==> flow/design.v <==
module template(input wire clk,
		   input wire en_i,
		   input wire ina,
		   input wire inb,
		   output reg en_o,
		   output reg out_c);
	integer counter, state;
	reg[1:0] temp_a, temp_b;
	reg[2:0] temp_out;
	initial begin
		counter = 0;
		temp_a = 2'b00;
		temp_b = 2'b00;
		temp_out = 3'b000;
		out_c = 1;
		en_o <= 0;
		state = 0;
	end
	always@(posedge clk)
	begin
		if(en_i==1'b1)
		begin
			state = 1;
		end
		case(state)
			1: begin
				temp_a = temp_a << 1;
				temp_a = temp_a | ina;
				temp_b = temp_b << 1;
				temp_b = temp_b | inb;
				counter = counter + 1;
				if(counter==2) begin
					temp_out = temp_a + temp_b;
					state = 2;
				end
			end
			2: begin
				out_c <= temp_out[2];
				temp_out = temp_out << 1;
				counter = counter + 1;
				if(counter==3) en_o <= 1'b1;
				if(counter==4) en_o <= 1'b0;
				if(counter==6) begin
					counter = 0;
					out_c <= 1'b1;
					state = 0;
				end
			end
		endcase
	end
endmodule
**From RTL to reports: template**

What the tools print for template, step after step.
Lines are those of the file above, counted from 1.
Library cell names are shortened.
A cell with n/a has no value.

- Top: template
- Clock port: clk
- Library: sky130hd
- Corner: tt_025C_1v80

**After elaboration**

Yosys after proc, flatten, opt, wreduce and memory -nomap, before mapping. Memory bits, and registers merged into a memory's read port (data or address), are not among the register bits. Print and check cells are not counted. Equal cells are merged and count once.

- Bitwise operators: 2
- Reductions and logical operators: 4
- Eq/ne operators: 7
- $add $sub $neg: 2
- Muxes and demuxes: 9

Operators with widths:

| cell | number |
|---|---|
| case mux 32 bit (select 2 bit) | 2 |
| two-way mux 32 bit | 4 |
| == test 32 x 3 -> 1 bit (second input constant) | 2 |
| == test 32 x 4 -> 1 bit (second input constant) | 2 |
| == test 32 x 1 -> 1 bit (second input constant) | 1 |
| adder 32 x 2 -> 32 bit (second input constant) | 1 |
| == test 32 x 2 -> 1 bit (second input constant) | 1 |
| case mux 3 bit (select 2 bit) | 1 |
| bitwise OR 2 x 1 -> 2 bit | 2 |
| AND reduction 2 bit | 2 |
| nonzero test 2 bit | 2 |
| adder 2 x 2 -> 3 bit | 1 |
| two-way mux 3 bit | 1 |
| != test 2 bit (second input constant) | 1 |
| two-way mux 1 bit | 1 |

- Input bits: 4
- Output and inout port bits: 2
- Bits in registers: 71

**Depth**

Yosys ltp: most cells in a row. Word level: on the elaborated netlist, between registers, memories and ports. Mapped: between sequential cells and ports; inverters and the memories' decode and read muxes count.

- Word-level depth: 4
- ABC_AREA: 0
- Mapped depth: 10
- Mapped depth without buffers: 9

**Synthesis result**

Yosys stat after the flow's synthesis: flattened, memories mapped to cells. It holds for the ABC_AREA given above (unset counts as 0); a run with the other value may have another netlist.
Totals and module areas in this step are rounded.

- Flip-flop cells: 71
- Sequential area: 1800 µm²
- Cells in the netlist: 303
- Buffer cells: 16
- Chip area (Yosys): 3400 µm²

Cell types:

| cell | number | total area (µm²) |
|---|---|---|
| edfxtp_1 | 39 | 1.17E+03 |
| dfxtp_1 | 32 | 640.614 |
| nor2b_1 | 32 | 200.192 |
| xnor2_1 | 22 | 192.685 |
| nand4_1 | 22 | 137.632 |
| xor2_1 | 10 | 87.584 |
| nor4_1 | 12 | 75.072 |
| ha_1 | 5 | 62.56 |
| nand3_1 | 12 | 60.058 |
| nand2_1 | 14 | 52.55 |
| nor2_1 | 14 | 52.55 |
| nor4_2 | 4 | 50.048 |
| buf_2 | 9 | 45.043 |
| or4_1 | 5 | 37.536 |
| and3_1 | 5 | 31.28 |
| inv_1 | 8 | 30.029 |
| nor3_1 | 6 | 30.029 |
| and4_1 | 3 | 26.275 |

Other cell types: 32; their cells: 49.

**Timing after synthesis**

Source: OpenSTA report_checks on the synthesized netlist (no wires, ideal clock, input and output delay 20% of the period each), path of least setup slack; recovery checks are left aside. Register names are those of the netlist, which keeps one name where synthesis merged equal registers.

- Kind: register to register
- Start point: reg counter[0]
- End point: reg temp_out[0]
- Period: 4.1 ns
- Library setup time: 0.324 ns
- Required time: 3.776 ns
- Arrival: 2.808 ns
- Setup slack: 0.967 ns
- Buffers on the path: 0
- Driving pins on the path: 10
- Path delay: 3.132 ns
- Synthesis period reached: 3.133 ns

"path delay" is the arrival time less input delay plus setup time.
"driving pins on the path": output pins that drive a net of the path, with the launching flip-flop's if there is one; two outputs of one cell count as two.
"synthesis period reached" is the clock period less the worst setup slack; recovery checks do not enter. This is arithmetic on one report: input and output delays are still those of the set period (20% each).
The rows between start and end are the longest chain of elaborated cells between them; the timing report does not say that the signal goes this way. Where chains are equally long, one stands for them.
A line is the first line of the expression or statement that the cell stems from. Yosys adds cells for indexed reads and writes and turns some case tables into memories.
At most two assigning lines are given for a register; there are more.
The path ends at the enable pin of a flip-flop; only ways to that pin are counted.

- Cell sequence: edfxtp_1 > ha_1 > nand4_1 > nor4_2 > nor4b_1 > xor2_1 > or4b_1 > and4bb_4 > nand4_1 > o21ai_1
- Length of the longest elaborated chain: 4

Ends and longest elaborated chain, post-synthesis:

| what | line | RTL |
|---|---|---|
| start, declared | 7 | `integer counter, state;` |
| start, assigned | 31 | `counter = counter + 1;` |
| start, assigned | 40 | `counter = counter + 1;` |
| adder 32 x 2 -> 32 bit | 31 |  |
| == test 32 x 3 -> 1 bit | 32 | `if(counter==2) begin` |
| != test 2 bit | n/a |  |
| AND reduction 2 bit | n/a |  |
| end, assigned | 33 | `temp_out = temp_a + temp_b;` |
| end, assigned | 39 | `temp_out = temp_out << 1;` |
| end, declared | 9 | `reg[2:0] temp_out;` |

**Worst path after layout**

Path of least setup slack in the final report of run 1 (OpenROAD, finished layout, wires in). Where an end is a register, its clock arrival counts in the times.

- Kind: input to register
- Start point: in en_i
- End point: reg counter[12]
- Arrival: 4.28 ns
- Buffers on the path: 2
- Setup slack: 1.80 ns
- Required time: 6.08 ns
- Library setup time: 0.37 ns
- Driving pins on the path: 9
- Period: 6.11 ns

The rows between start and end are the longest chain of elaborated cells between them; the timing report does not say that the signal goes this way. Where chains are equally long, one stands for them.
At most two assigning lines are given for a register; there are more.
The path ends at the enable pin of a flip-flop; only ways to that pin are counted.

- Cell sequence: clkdlybuf4s50_1 > clkbuf_1 > nor2b_1 > nor4_1 > nand4_1 > nor2_1 > nand3_1 > nor2_1 > or2_2
- Length of the longest elaborated chain: 3

Ends and longest elaborated chain, post-layout:

| what | line | RTL |
|---|---|---|
| start, declared | 2 | `input wire en_i,` |
| two-way mux 32 bit | 21 | `if(en_i==1'b1)` |
| == test 32 x 1 -> 1 bit | 25 | `case(state)` |
| nonzero test 2 bit | n/a |  |
| end, assigned | 31 | `counter = counter + 1;` |
| end, assigned | 40 | `counter = counter + 1;` |
| end, declared | 7 | `integer counter, state;` |

## Implementation results

Design template on sky130hd. What follows are 2 stored runs of the flow, each under its own settings; their order means nothing. The constraints put input and output delay at 20% of the set period each and load the outputs with 0.01 pF.
"period reached": clock period set for the run, less the worst setup slack. It is reckoned from that one timing run; input and output delays stay at 20% of the period that was set.
"critical path time" = time allowed to the worst setup path (clock period - input delay - output delay, where it has them) - its slack; a late launch clock adds to it, a late capture clock takes from it.
By "total power of the final layout" is meant OpenSTA's value without simulated activity: inputs other than the clock are taken to toggle once in ten clock periods, and the tool carries that through the logic.
Measured values are rounded.
Among the settings, . means not set for that run.

| setting or result | run 1 | run 2 |
|---|---|---|
| period_ns | 6.11 | 5.73 |
| CORE_UTILIZATION | 20 | 40 |
| PLACE_DENSITY_LB_ADDON | 0.25 | . |
| CORE_ASPECT_RATIO | 1.2 | . |
| CORE_MARGIN | 2 | 2 |
| CELL_PAD_IN_SITES_DETAIL_PLACEMENT | 0 | . |
| GPL_TIMING_DRIVEN | 0 | . |
| CTS_CLUSTER_SIZE | 88 | . |
| CTS_CLUSTER_DIAMETER | 266 | . |
| MIN_ROUTING_LAYER | met2 | . |
| MAX_ROUTING_LAYER | met4 | . |
| CAP_MARGIN | 20 | 20 |
| SLEW_MARGIN | 20 | 20 |
| netlist area reported by Yosys (µm²) | 3400 | 3400 |
| area of the die (µm²) | 18000 | 9200 |
| std-cell area (final layout) (µm²) | 4000 | 3700 |
| final utilization (%) | 24 | 45 |
| setup slack of the critical path (ns) | 1.8 | 1.7 |
| worst hold slack in the final report (ns) | 0.46 | 0.46 |
| total power of the final layout (µW) | 1400 | 1300 |
| period reached (ns) | 4.310 | 4.009 |
| critical path time (ns) | 3.09 | 2.86 |
| critical path kind | input to register | input to register |
